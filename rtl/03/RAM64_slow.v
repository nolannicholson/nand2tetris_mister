==> flow/design.v <==
module and_n2t
(
    input a,
    input b,
    output out
);
wire notout;
nand_n2t nand0
(
    .a(a),
    .b(b),
    .out(notout)
);
not_n2t not0
(
    .in(notout),
    .out(out)
);
endmodule
module dmux
(
    input in,
    input sel,
    output a,
    output b
);
wire sel_n;
not_n2t invert_sel
(
    .in(sel),
    .out(sel_n)
);
and_n2t determine_a
(
    .a(sel_n),
    .b(in),
    .out(a)
);
and_n2t determine_b
(
    .a(sel),
    .b(in),
    .out(b)
);
endmodule
module dmux4way
(
    input in,
    input [1:0] sel,
    output a,
    output b,
    output c,
    output d
);
wire ab, cd;
dmux dmux_ab_cd
(
    .in(in),
    .sel(sel[1]),
    .a(ab),
    .b(cd)
);
dmux dmux_a_b
(
    .in(ab),
    .sel(sel[0]),
    .a(a),
    .b(b)
);
dmux dmux_c_d
(
    .in(cd),
    .sel(sel[0]),
    .a(c),
    .b(d)
);
endmodule
module dmux8way
(
    input in,
    input [2:0] sel,
    output a,
    output b,
    output c,
    output d,
    output e,
    output f,
    output g,
    output h
);
wire abcd, efgh;
dmux dmux_abcd_efgh
(
    .in(in),
    .sel(sel[2]),
    .a(abcd),
    .b(efgh)
);
dmux4way dmux4way_a_b_c_d
(
    .in(abcd),
    .sel(sel[1:0]),
    .a(a),
    .b(b),
    .c(c),
    .d(d)
);
dmux4way dmux4way_e_f_g_h
(
    .in(efgh),
    .sel(sel[1:0]),
    .a(e),
    .b(f),
    .c(g),
    .d(h)
);
endmodule
module mux
(
    input a,
    input b,
    input sel,
    output out
);
wire sel_n;
wire sel_and_b;
wire sel_n_and_a;
not_n2t invert_sel
(
    .in(sel),
    .out(sel_n)
);
and_n2t use_b
(
    .a(sel),
    .b(b),
    .out(sel_and_b)
);
and_n2t use_a
(
    .a(a),
    .b(sel_n),
    .out(sel_n_and_a)
);
or_n2t result
(
    .a(sel_and_b),
    .b(sel_n_and_a),
    .out(out)
);
endmodule
module mux16
(
    input [15:0] a,
    input [15:0] b,
    input sel,
    output [15:0] out
);
mux mux0
(
    .a(a[0]),
    .b(b[0]),
    .sel(sel),
    .out(out[0])
);
mux mux1
(
    .a(a[1]),
    .b(b[1]),
    .sel(sel),
    .out(out[1])
);
mux mux2
(
    .a(a[2]),
    .b(b[2]),
    .sel(sel),
    .out(out[2])
);
mux mux3
(
    .a(a[3]),
    .b(b[3]),
    .sel(sel),
    .out(out[3])
);
mux mux4
(
    .a(a[4]),
    .b(b[4]),
    .sel(sel),
    .out(out[4])
);
mux mux5
(
    .a(a[5]),
    .b(b[5]),
    .sel(sel),
    .out(out[5])
);
mux mux6
(
    .a(a[6]),
    .b(b[6]),
    .sel(sel),
    .out(out[6])
);
mux mux7
(
    .a(a[7]),
    .b(b[7]),
    .sel(sel),
    .out(out[7])
);
mux mux8
(
    .a(a[8]),
    .b(b[8]),
    .sel(sel),
    .out(out[8])
);
mux mux9
(
    .a(a[9]),
    .b(b[9]),
    .sel(sel),
    .out(out[9])
);
mux mux10
(
    .a(a[10]),
    .b(b[10]),
    .sel(sel),
    .out(out[10])
);
mux mux11
(
    .a(a[11]),
    .b(b[11]),
    .sel(sel),
    .out(out[11])
);
mux mux12
(
    .a(a[12]),
    .b(b[12]),
    .sel(sel),
    .out(out[12])
);
mux mux13
(
    .a(a[13]),
    .b(b[13]),
    .sel(sel),
    .out(out[13])
);
mux mux14
(
    .a(a[14]),
    .b(b[14]),
    .sel(sel),
    .out(out[14])
);
mux mux15
(
    .a(a[15]),
    .b(b[15]),
    .sel(sel),
    .out(out[15])
);
endmodule
module mux4way16
(
    input [15:0] a,
    input [15:0] b,
    input [15:0] c,
    input [15:0] d,
    input [1:0] sel,
    output [15:0] out
);
wire [15:0] muxed_ab;
wire [15:0] muxed_cd;
mux16 mux_ab
(
    .a(a),
    .b(b),
    .sel(sel[0]),
    .out(muxed_ab)
);
mux16 mux_cd
(
    .a(c),
    .b(d),
    .sel(sel[0]),
    .out(muxed_cd)
);
mux16 mux_abcd
(
    .a(muxed_ab),
    .b(muxed_cd),
    .sel(sel[1]),
    .out(out)
);
endmodule
module mux8way16
(
    input [15:0] a,
    input [15:0] b,
    input [15:0] c,
    input [15:0] d,
    input [15:0] e,
    input [15:0] f,
    input [15:0] g,
    input [15:0] h,
    input [2:0] sel,
    output [15:0] out
);
wire [15:0] muxed_abcd;
wire [15:0] muxed_efgh;
mux4way16 mux_abcd
(
    .a(a),
    .b(b),
    .c(c),
    .d(d),
    .sel(sel[1:0]),
    .out(muxed_abcd)
);
mux4way16 mux_efgh
(
    .a(e),
    .b(f),
    .c(g),
    .d(h),
    .sel(sel[1:0]),
    .out(muxed_efgh)
);
mux16 mux_abcdefgh
(
    .a(muxed_abcd),
    .b(muxed_efgh),
    .sel(sel[2]),
    .out(out)
);
endmodule
module nand_n2t
(
    input a,
    input b,
    output out
);
assign out = ~(a & b);
endmodule
module not_n2t
(
    input in,
    output out
);
nand_n2t nand01
(
    .a(in),
    .b(in),
    .out(out)
);
endmodule
module or_n2t
(
    input a,
    input b,
    output out
);
wire nota;
wire notb;
not_n2t not0
(
    .in(a),
    .out(nota)
);
not_n2t not1
(
    .in(b),
    .out(notb)
);
nand_n2t nand0
(
    .a(nota),
    .b(notb),
    .out(out)
);
endmodule
module RAM64_slow
(
    input clk,
    input [15:0] in,
    input [5:0] address,
    input load,
    output [15:0] out
);
wire [2:0] addr_high = address[5:3];
wire [2:0] addr_low = address[2:0];
wire load_ram0;
wire load_ram1;
wire load_ram2;
wire load_ram3;
wire load_ram4;
wire load_ram5;
wire load_ram6;
wire load_ram7;
dmux8way dmux_load
(
    .in(load),
    .sel(addr_high),
    .a(load_ram0),
    .b(load_ram1),
    .c(load_ram2),
    .d(load_ram3),
    .e(load_ram4),
    .f(load_ram5),
    .g(load_ram6),
    .h(load_ram7)
);
wire [15:0] out_ram0;
wire [15:0] out_ram1;
wire [15:0] out_ram2;
wire [15:0] out_ram3;
wire [15:0] out_ram4;
wire [15:0] out_ram5;
wire [15:0] out_ram6;
wire [15:0] out_ram7;
RAM8 ram0
(
    .clk(clk),
    .in(in),
    .address(addr_low),
    .load(load_ram0),
    .out(out_ram0)
);
RAM8 ram1
(
    .clk(clk),
    .in(in),
    .address(addr_low),
    .load(load_ram1),
    .out(out_ram1)
);
RAM8 ram2
(
    .clk(clk),
    .in(in),
    .address(addr_low),
    .load(load_ram2),
    .out(out_ram2)
);
RAM8 ram3
(
    .clk(clk),
    .in(in),
    .address(addr_low),
    .load(load_ram3),
    .out(out_ram3)
);
RAM8 ram4
(
    .clk(clk),
    .in(in),
    .address(addr_low),
    .load(load_ram4),
    .out(out_ram4)
);
RAM8 ram5
(
    .clk(clk),
    .in(in),
    .address(addr_low),
    .load(load_ram5),
    .out(out_ram5)
);
RAM8 ram6
(
    .clk(clk),
    .in(in),
    .address(addr_low),
    .load(load_ram6),
    .out(out_ram6)
);
RAM8 ram7
(
    .clk(clk),
    .in(in),
    .address(addr_low),
    .load(load_ram7),
    .out(out_ram7)
);
mux8way16 mux_output
(
    .a(out_ram0),
    .b(out_ram1),
    .c(out_ram2),
    .d(out_ram3),
    .e(out_ram4),
    .f(out_ram5),
    .g(out_ram6),
    .h(out_ram7),
    .sel(addr_high),
    .out(out)
);
endmodule
module RAM8
(
    input clk,
    input [15:0] in,
    input [2:0] address,
    input load,
    output [15:0] out
);
reg [15:0] RAM [8];
always @(posedge clk) begin
    if (load) begin
        RAM[address] = in;
    end
end
assign out = RAM[address];
endmodule
## From RTL to reports: RAM64_slow

What the tools print for RAM64_slow, step after step.
Lines are those of the file above, counted from 1.
Cell names lack the library's common part.
Not given: --

| design | value |
|---|---|
| top | RAM64_slow |
| clock | clk |
| standard-cell library | sky130hd |
| library corner | tt_025C_1v80 |

## Word-level counts

Counts by Yosys on the flattened word-level netlist (proc, flatten, opt, wreduce; memories kept). Register bits leave out memories and registers merged into their read ports (data or address); mux counts leave out enables and synchronous resets folded into registers. Print and check cells are left out. Cells with the same type and inputs are merged into one.
Yosys's memory passes give these memory sizes; they may raise the number of words (mostly to a power of two), join words into wider ones and drop unused or constant bits.

| storage and ports | value |
|---|---|
| register bits after elaboration | 0 |
| memory bits (writable) | 1024 |
| elaborated cells | 721 |
| memories | 8 |

Memories:

| name | words | bits a word | rd ports | wr ports | line | RTL |
|---|---|---|---|---|---|---|
| ram0.RAM | 8 | 16 | 1 | 1 | 516 | `reg [15:0] RAM [8];` |
| ram1.RAM | 8 | 16 | 1 | 1 | 516 |  |
| ram2.RAM | 8 | 16 | 1 | 1 | 516 |  |
| ram3.RAM | 8 | 16 | 1 | 1 | 516 |  |
| ram4.RAM | 8 | 16 | 1 | 1 | 516 |  |
| ram5.RAM | 8 | 16 | 1 | 1 | 516 |  |

Further memories, not shown: 2.

| cells by class | value |
|---|---|
| bitwise gates (word level) | 689 |
| multiplexer cells | 24 |

Operators with widths:

| kind | number |
|---|---|
| bitwise AND 1 bit | 350 |
| NOT 1 bit | 339 |
| 2-to-1 mux 16 bit | 8 |
| 2-to-1 mux 3 bit | 8 |
| 2-to-1 mux 1 bit | 8 |

## Logic depth

Depth = most cells in a row (Yosys ltp): at word level without a register or memory, in the mapped netlist without a sequential cell, where the memories' decode and read muxes count.

| logic depth | value |
|---|---|
| depth after elaboration | 13 |
| ABC_AREA | 0 |
| gate-level depth with buffers | 12 |
| mapped depth without buffers | 6 |

## Synthesis result

The flow's flattened synthesis, as Yosys stat reports it; memories are mapped. The netlist is that of the ABC_AREA named above (0 if unset); the other value can give another one.

| mapped netlist | value |
|---|---|
| mapped area | 0.0401473 sq mm |
| area of sequential cells | 0.0307495 sq mm |
| mapped cells | 2317 |
| flip-flop cells | 1024 |

Cells by type:

| cell type | number | total area (sq um) |
|---|---|---|
| edfxtp_1 | 1024 | 3.07E+04 |
| mux2i_1 | 166 | 1.66E+03 |
| a221oi_1 | 110 | 963.424 |
| mux2_2 | 79 | 889.603 |
| a21oi_1 | 118 | 590.566 |
| nor2_1 | 151 | 566.794 |
| o21ai_0 | 99 | 495.475 |
| a22oi_1 | 62 | 465.446 |
| mux4_2 | 20 | 450.432 |
| buf_2 | 74 | 370.355 |
| a221o_1 | 35 | 350.336 |
| buf_4 | 33 | 247.738 |
| nand2_1 | 62 | 232.723 |
| buf_6 | 20 | 225.216 |
| o221ai_1 | 23 | 201.443 |
| a22o_1 | 21 | 183.926 |
| clkbuf_1 | 37 | 138.883 |
| o211ai_1 | 18 | 135.13 |

Not listed: further types 45, cells in them 165.
The figures by module come from a second, unflattened synthesis with its own total; it is not the netlist above.

| unflattened totals | value |
|---|---|
| cell total of the unflattened synthesis | 2707 |
| area total of the unflattened synthesis | 0.0432728 sq mm |

Each row is one instance without its submodules.

Modules:

| module | instances | area (sq mm) | cells |
|---|---|---|---|
| RAM8 | 8 | 0.0049723 | 222 |
| nand_n2t | 931 | 0.0000038 | 1 |
| RAM64_slow | 1 | 0 | 0 |
| and_n2t | 238 | 0 | 0 |
| dmux | 7 | 0 | 0 |
| dmux4way | 2 | 0 | 0 |
| dmux8way | 1 | 0 | 0 |
| mux | 112 | 0 | 0 |
| mux16 | 7 | 0 | 0 |
| mux4way16 | 2 | 0 | 0 |
| mux8way16 | 1 | 0 | 0 |
| not_n2t | 581 | 0 | 0 |
| or_n2t | 112 | 0 | 0 |

## Timing after synthesis

Path of least setup slack by OpenSTA after synthesis, without wires, with an ideal clock, recovery checks aside; 20% of the period is set as input and as output delay. Where synthesis merged equal registers, the netlist keeps one of their names.

| timing after synthesis | value |
|---|---|
| path type | input-to-output |
| start | in address[0] |
| end | out out[0] |
| clock period | 3640 ps |
| output delay | 728 ps |
| path slack | 577 ps |
| launch time at the first pin | 728 ps |
| buffers on the path | 4 |
| delay of the path | 1607 ps |
| driving pins on the path | 10 |
| data required time | 2912 ps |
| data arrival time | 2335 ps |
| period reached after synthesis | 3063 ps |

"delay of the path" is the arrival time less input delay plus setup time.
At an output port there is no setup time.
"driving pins on the path": output pins that drive a net of the path, with the launching flip-flop's if there is one; two outputs of one cell count as two.
"period reached after synthesis" is the clock period less the worst setup slack; recovery checks do not enter. This is arithmetic on one report: input and output delays are still those of the set period (20% each).
Between the ends stands the longest chain of elaborated cells between them, by number of cells; it is not shown to be the way that was timed. Of several equally long chains one is given.
A line is the first line of the expression or statement that the cell stems from. Yosys adds cells for indexed reads and writes and turns some case tables into memories.
A memory read counts as a cell of the chain, while the word-level depth stops at memories.

| on the way, after synthesis | value |
|---|---|
| cells stage by stage | buf_2 -> buf_4 -> and2_4 -> buf_4 -> a221oi_1 -> nor2_1 -> a2111oi_1 -> nor3_1 -> o32a_1 -> buf_4 |
| length of the longest elaborated chain | 13 |
| elaborated cells on any way between the ends | 50 |
| source lines of those cells | 2 |

RTL lines, path after synthesis:

| what | line | RTL |
|---|---|---|
| start, declared | 395 | `input [5:0] address,` |
| memory (8 x 16 bit) | 516 | `reg [15:0] RAM [8];` |
| bitwise AND 1 bit | 352 | `assign out = ~(a & b);` |
| NOT 1 bit | 352 |  |
| bitwise AND 1 bit | 352 |  |
| NOT 1 bit | 352 |  |
| bitwise AND 1 bit | 352 |  |
| NOT 1 bit | 352 |  |
| bitwise AND 1 bit | 352 |  |
| NOT 1 bit | 352 |  |
| bitwise AND 1 bit | 352 |  |
| NOT 1 bit | 352 |  |
| bitwise AND 1 bit | 352 |  |
| NOT 1 bit | 352 |  |
| end, declared | 397 | `output [15:0] out` |

Some nets on the timed path still bear RTL names; the line given drives or declares the net.

Named nets, after synthesis:

| net | line |
|---|---|
| mux_output.mux_abcdefgh.mux0.out | 352 |

## Timing after layout

Path of least setup slack in the final report of flow run A (OpenROAD, finished layout, wires in). Where an end is a register, its clock arrival counts in the times.
The report prints the path's times to 10 ps; the period is as set.

| timing after layout | value |
|---|---|
| path type | input-to-output |
| start | in address[2] |
| end | out out[12] |
| buffers on the path | 8 |
| data required time | 2490 ps |
| data arrival time | 2820 ps |
| path slack | -340 ps |
| output delay | 620 ps |
| driving pins on the path | 12 |
| launch time at the first pin | 620 ps |
| clock period | 3110 ps |

Between the ends stands the longest chain of elaborated cells between them, by number of cells; it is not shown to be the way that was timed. Of several equally long chains one is given.
A memory read counts as a cell of the chain, while the word-level depth stops at memories.

| on the way, after layout | value |
|---|---|
| cells stage by stage | clkbuf_16 -> buf_8 -> buf_6 -> nor3b_4 -> buf_6 -> buf_8 -> buf_6 -> a221oi_2 -> a211oi_1 -> buf_4 -> o22a_1 -> buf_2 |
| length of the longest elaborated chain | 13 |
| elaborated cells on any way between the ends | 50 |
| source lines of those cells | 2 |

RTL lines, path after layout:

| what | line | RTL |
|---|---|---|
| start, declared | 395 | `input [5:0] address,` |
| memory (8 x 16 bit) | 516 | `reg [15:0] RAM [8];` |
| bitwise AND 1 bit | 352 | `assign out = ~(a & b);` |
| NOT 1 bit | 352 |  |
| bitwise AND 1 bit | 352 |  |
| NOT 1 bit | 352 |  |
| bitwise AND 1 bit | 352 |  |
| NOT 1 bit | 352 |  |
| bitwise AND 1 bit | 352 |  |
| NOT 1 bit | 352 |  |
| bitwise AND 1 bit | 352 |  |
| NOT 1 bit | 352 |  |
| bitwise AND 1 bit | 352 |  |
| NOT 1 bit | 352 |  |
| end, declared | 397 | `output [15:0] out` |

Data sheet: physical implementation of RAM64_slow

Flow measurements of RAM64_slow on sky130hd: 2 stored runs with different settings, listed in no order. Input and output delays are each 20% of the period that was set; the output load is 0.01 pF.
By "achieved period" is meant the clock period of the run minus its worst setup slack. This is arithmetic on one report: input and output delays are still those of the set period (20% each).
"worst path time" is the time allowed to the run's worst setup path (the clock period less input and output delay, where it has them) less its slack. Clock arrival times count: a late capture clock shortens it, a late launch clock lengthens it.
"total power of the final layout" is the tool's figure for a default switching activity; nothing was simulated.
"worst path time" is known to 10 ps.

#### Flow run A

| setting | value |
|---|---|
| period_ns | `3.11` |
| CORE_UTILIZATION | `68` |
| PLACE_DENSITY_LB_ADDON | `0.05` |
| HOLD_SLACK_MARGIN | `0.03` |
| ABC_AREA | `0` |
| MIN_ROUTING_LAYER | `met1` |
| CAP_MARGIN | `20` |
| CORE_MARGIN | `2` |
| SLEW_MARGIN | `20` |

| result | value |
|---|---|
| total power of the final layout | 30.094 mW |
| netlist area reported by Yosys | 0.0401473 sq mm |
| die area | 0.0609991 sq mm |
| lowest hold slack | 353 ps |
| utilization of the finished layout | 86.7% |
| worst path time | 2200 ps |
| class of the worst setup path | input-to-output |
| summed negative setup slack | -4172 ps |
| achieved period | 3447 ps |
| smallest setup slack | -337 ps |
| standard-cell area after layout | 0.0508876 sq mm |

#### Flow run B

| setting | value |
|---|---|
| period_ns | `4.63` |
| CAP_MARGIN | `20` |
| CORE_MARGIN | `2` |
| CORE_UTILIZATION | `40` |
| SLEW_MARGIN | `20` |

| result | value |
|---|---|
| total power of the final layout | 19.915 mW |
| netlist area reported by Yosys | 0.0401473 sq mm |
| die area | 0.102919 sq mm |
| lowest hold slack | 795 ps |
| utilization of the finished layout | 47.5% |
| worst path time | 2760 ps |
| class of the worst setup path | input-to-output |
| summed negative setup slack | 0 ps |
| achieved period | 4617 ps |
| smallest setup slack | 13 ps |
| standard-cell area after layout | 0.0474418 sq mm |
